==> flow/design.v <==
`timescale 1ns / 1ps
module rx(
    clk, 
    data_in, 
    data_state,
    data_out  
    );
input clk,data_in;
output [127:0] data_out;
output  data_state;
parameter clock_speed=100000000; 
parameter baud_rate=9600; 
parameter clock_per_bit=10417; 
reg[1:0] state=2'b0; 
localparam init=2'd0,start=2'd1,readdata=2'd2,stop=2'd3; 
reg[24:0] clock_counter=24'b0; 
reg[24:0] temp_clock_counter=24'b0; 
reg[7:0] output_array=8'b0; 
reg[6:0] no_data_recieved=7'b0,temp_no_data_recieved=3'b0; 
reg[127:0] temp_temp_data_out=128'b0,temp_data_out=128'b0,data_out128=128'b1; 
reg temp_data_state=0;
reg [18:0] data_state_counter=0;
always@(posedge clk) begin
case (state)
init:
    begin
    if (clock_counter==clock_per_bit<<3)
    begin
    temp_data_state<=1'b0;  
    clock_counter<=0;
    end
    else
    begin
        clock_counter<=clock_counter+1;
    end
    if(data_in==0) 
    begin
        clock_counter<=0;
        state<=start; 
    end  
    end
start:
    begin
    if(clock_counter==(clock_per_bit>>1)) 
    begin
        if(data_in==0) 
        begin
            clock_counter<=0; 
            state<=readdata; 
        end
        else
        begin
            state<=init; 
        end      
    end
    else
    begin
        clock_counter<=clock_counter+1; 
    end
    end
readdata:
    begin
    if(clock_counter==clock_per_bit)
        begin
            clock_counter<=0;
            output_array<={data_in,output_array[7:1]}; 
            no_data_recieved<=temp_no_data_recieved; 
            if (&no_data_recieved[2:0]) 
            begin
                clock_counter<=0; 
                temp_temp_data_out<=temp_data_out; 
                state<=stop; 
            end
        end
    else
        begin
        clock_counter<=clock_counter+1; 
        end    
    end
stop:
    begin  
    if(~(|no_data_recieved[6:0])) 
        begin
        temp_data_state<=1'b1;            
        end 
    else
        begin
        temp_data_state<=1'b0;   
        end
    if(clock_counter==clock_per_bit) 
    begin
         clock_counter<=0; 
        state<=init; 
    end
    else
    begin
    clock_counter<=clock_counter+1; 
    end
    end
default:
    state<=init;
endcase
end
always@(posedge clk) 
    begin
    temp_no_data_recieved<=no_data_recieved+1; 
    if (state==stop)
        begin
        temp_data_out<={temp_temp_data_out[119:0],output_array}; 
        if(~(|no_data_recieved[6:0])) 
            begin
            data_out128<=temp_data_out; 
            end
        end
    if (state==init)
    begin
        if(temp_clock_counter==clock_per_bit*160)
        begin
            data_out128<=128'b1; 
            temp_clock_counter<=0;
        end
        else
        begin
            temp_clock_counter<=temp_clock_counter+1;
        end   
    end
    else
        begin
            temp_clock_counter<=0;
        end
end
assign data_state=temp_data_state;
assign data_out=data_out128;
endmodule
# From RTL to reports: rx
# The steps from the RTL of rx to its reports follow in flow order.
# Lines are those of the file above, counted from 1.
# Operators: Yosys type, input widths -> output width; for muxes data width and select width s.
# Library cell names are shortened.
# Not given: -
[setup]
design = "rx"
clk_port = "clk"
lib = "sky130hd"
lib_corner = "tt_025C_1v80"

# After elaboration
# Yosys after proc, flatten, opt, wreduce and memory -nomap, before mapping. Memory bits, and registers merged into a memory's read port (data or address), are not among the register bits. Print and check cells are not counted. Equal cells are merged and count once.
[op_classes]
addsub = 3
n_eq = 14
muxes = 20
n_logic = 1
reduce_and_logical = 12
[ops]
columns = ["operator", "count"]
rows = [
  ["$mux 128", 4],
  ["$mux 25", 5],
  ["$pmux 25 s3", 1],
  ["$add 25x1->25 const B", 2],
  ["$eq 25x13->1 const B", 1],
  ["$eq 25x14->1 const B", 1],
  ["$eq 25x17->1 const B", 1],
  ["$eq 25x21->1 const B", 1],
  ["$ne 2x2->1 const B", 6],
  ["$mux 2", 6],
  ["$pmux 2 s4", 1],
  ["$add 7x1->7 const B", 1],
  ["$reduce_or 7->1", 1],
  ["$reduce_and 2->1", 3],
  ["$reduce_and 6->1", 1],
  ["$reduce_and 5->1", 1],
  ["$eq 2x2->1 const B", 2],
  ["$reduce_or 2->1", 2],
  ["$reduce_bool 4->1", 1],
  ["$ne 3x3->1 const B", 1],
  ["$reduce_and 3->1", 1],
  ["$eq 2x1->1 const B", 1],
  ["$logic_not 2->1", 1],
  ["$reduce_bool 2->1", 1],
  ["$pmux 1 s2", 1],
  ["$mux 1", 2],
  ["$not 1->1", 1],
]
[word_totals]
reg_bits = 451
inputBits = 2
out_inout_bits = 129
word_cells = 60

# Depth
# Depth = most cells in a row (Yosys ltp): at word level without a register or memory, in the mapped netlist without a sequential cell, where the memories' decode and read muxes count.
[logic_depth]
ltp_word = 5
ABC_AREA = 0
depth_mapped = 8
depth_no_buf = 6

# After synthesis
# Source: synth_stat.txt of the flow (Yosys; design flattened, memories mapped). It holds for the ABC_AREA given above (unset counts as 0); a run with the other value may have another netlist.
# Totals and module areas in this step are rounded.
[types]
columns = ["cell_type", "count", "area_total_um2"]
rows = [
  ["edfxtp_1", 291, 8.74E+03],
  ["dfxtp_1", 160, 3.2E+03],
  ["mux2i_1", 131, 1.31E+03],
  ["nor2_1", 146, 548.026],
  ["ha_1", 14, 175.168],
  ["buf_2", 26, 130.125],
  ["xor2_1", 14, 122.618],
  ["nand3_1", 23, 115.11],
  ["a32oi_1", 13, 113.859],
  ["buf_4", 14, 105.101],
  ["nand4_1", 16, 100.096],
  ["xnor2_1", 11, 96.342],
  ["inv_1", 22, 82.579],
  ["o31ai_1", 11, 82.579],
  ["a31oi_1", 13, 81.328],
  ["or4_1", 10, 75.072],
  ["and3_1", 11, 68.816],
  ["nand2_1", 17, 63.811],
]
# Not listed: further types 35, cells in them 91.
[mapped]
stdcells = 1034
mapped_area_um2 = 16000
seq_area_um2 = 12000
ff_cells = 451
buf_cells = 49

# Timing after synthesis
# Path of least setup slack by OpenSTA after synthesis, without wires, with an ideal clock, recovery checks aside; 20% of the period is set as input and as output delay. Where synthesis merged equal registers, the netlist keeps one of their names.
[synth_path]
path_type = "reg2reg"
startpoint = "register clock_counter[9]"
endpoint = "register temp_temp_data_out[0]"
tclk_ns = 5.95
setup_time_ns = 0.494
t_first_pin_ns = 0.000
arrival_time_ns = 5.166
required_time_ns = 5.456
path_slack_ns = 0.290
delay_ns = 5.660
driving_pins = 5
n_path_buf = 0
period_less_setup_slack_ns = 5.66
# "delay_ns" = arrival - input delay + setup time.
# "driving_pins" counts driving pins, that of a launching flip-flop among them; a cell with two outputs on the path counts twice.
# "period_less_setup_slack_ns" is the clock period less the worst setup slack; recovery checks do not enter. This is arithmetic on one report: input and output delays are still those of the set period (20% each).
# Between the ends stands the longest chain of elaborated cells between them, by number of cells; it is not shown to be the way that was timed. Of several equally long chains one is given.
# A line is the first line of the expression or statement that the cell stems from. Yosys adds cells for indexed reads and writes and turns some case tables into memories.
# At most two assigning lines are given for a register; there are more.
[synth_via]
cell_sequence = "edfxtp_1 nor4_2 nand4_2 nor3_1 and3_1"
elab_chain_len = 2
cone_cells = 2
cone_classes = "1 x eq/ne; 1 x reduce/logical"
[synth_lines]
columns = ["item", "line", "rtl"]
rows = [
  ["start, declared", 16, "reg[24:0] clock_counter=24'b0;"],
  ["start, assigned", 34, "clock_counter<=clock_counter+1;"],
  ["start, assigned", 58, "clock_counter<=clock_counter+1;"],
  ["$eq 25x14->1", 63, "if(clock_counter==clock_per_bit)"],
  ["$reduce_and 5->1", "-", ""],
  ["end, assigned", 71, "temp_temp_data_out<=temp_data_out;"],
  ["end, declared", 20, "reg[127:0] temp_temp_data_out=128'b0,temp_data_out=128'b0,data_out128=128'b1;"],
]

# Path in the finished layout
# From the final timing report of record 1: the path of least setup slack in the routed layout; clock arrival at registers is part of the times.
[layout_path]
path_type = "reg2reg"
startpoint = "register clock_counter[9]"
endpoint = "register temp_temp_data_out[119]"
tclk_ns = 6.98
setup_time_ns = 0.34
t_first_pin_ns = 0.58
arrival_time_ns = 3.58
required_time_ns = 7.22
path_slack_ns = 3.64
driving_pins = 7
n_path_buf = 2
# Between the ends stands the longest chain of elaborated cells between them, by number of cells; it is not shown to be the way that was timed. Of several equally long chains one is given.
# At most two assigning lines are given for a register; there are more.
[layout_via]
cell_sequence = "edfxtp_1 nor4_2 nand4_2 nor3_2 buf_4 and3_4 buf_12"
elab_chain_len = 2
cone_cells = 2
cone_classes = "1 x eq/ne; 1 x reduce/logical"
[layout_lines]
columns = ["item", "line", "rtl"]
rows = [
  ["start, declared", 16, "reg[24:0] clock_counter=24'b0;"],
  ["start, assigned", 34, "clock_counter<=clock_counter+1;"],
  ["start, assigned", 58, "clock_counter<=clock_counter+1;"],
  ["$eq 25x14->1", 63, "if(clock_counter==clock_per_bit)"],
  ["$reduce_and 5->1", "-", ""],
  ["end, assigned", 71, "temp_temp_data_out<=temp_data_out;"],
  ["end, declared", 20, "reg[127:0] temp_temp_data_out=128'b0,temp_data_out=128'b0,data_out128=128'b1;"],
]

# 2 stored runs of rx in the flow (synthesis by Yosys, layout by OpenROAD, sky130hd cells), in arbitrary order. Constraints: input delay and output delay 20% of the set period each, output load 0.01 pF.
# "critical_path_time_ns" means the part of the period allowed to the worst setup path (the constraints hold back 20% at inputs and 20% at outputs) less its slack; where the path has registers, the arrival times of their clocks count too.
# By "fin_power_uw" is meant OpenSTA's value without simulated activity: inputs other than the clock are taken to toggle once in ten clock periods, and the tool carries that through the logic.
# The results are shown rounded.

[[run]]
name = "record 1"
[run.settings]
period_ns = 6.98
CORE_UTILIZATION = 23
SETUP_SLACK_MARGIN = 0.68
PLACE_DENSITY_LB_ADDON = 0.07
CORE_ASPECT_RATIO = 0.86
GPL_ROUTABILITY_DRIVEN = 1
CAP_MARGIN = 25
CORE_MARGIN = 2
SLEW_MARGIN = 20
[run.results]
yosys.chip_area_um2 = 16000
dieArea_um2 = 71000
final_stdcell_area_um2 = 20000
timing.setup.ws_ns = 3.6
timing.setup.tns_ns = 0.000
worst_hold_slack_ns = 0.40
fin_power_uw = 5500
critical_path_time_ns = 3.34
critical_path_type = "reg2reg"

[[run]]
name = "record 2"
[run.settings]
period_ns = 8.03
CORE_UTILIZATION = 33
SETUP_SLACK_MARGIN = 0.02
PLACE_DENSITY_LB_ADDON = 0.21
CORE_ASPECT_RATIO = 1.26
CORE_MARGIN = 8
CELL_PAD_IN_SITES_GLOBAL_PLACEMENT = 2
CELL_PAD_IN_SITES_DETAIL_PLACEMENT = 2
TNS_END_PERCENT = 45
ABC_AREA = 1
GPL_TIMING_DRIVEN = 1
SLEW_MARGIN = 20
MIN_ROUTING_LAYER = "met1"
CAP_MARGIN = 20
[run.results]
yosys.chip_area_um2 = 16000
dieArea_um2 = 56000
final_stdcell_area_um2 = 20000
timing.setup.ws_ns = 3.9
timing.setup.tns_ns = 0.000
worst_hold_slack_ns = 0.41
fin_power_uw = 5300
critical_path_time_ns = 4.09
critical_path_type = "reg2reg"
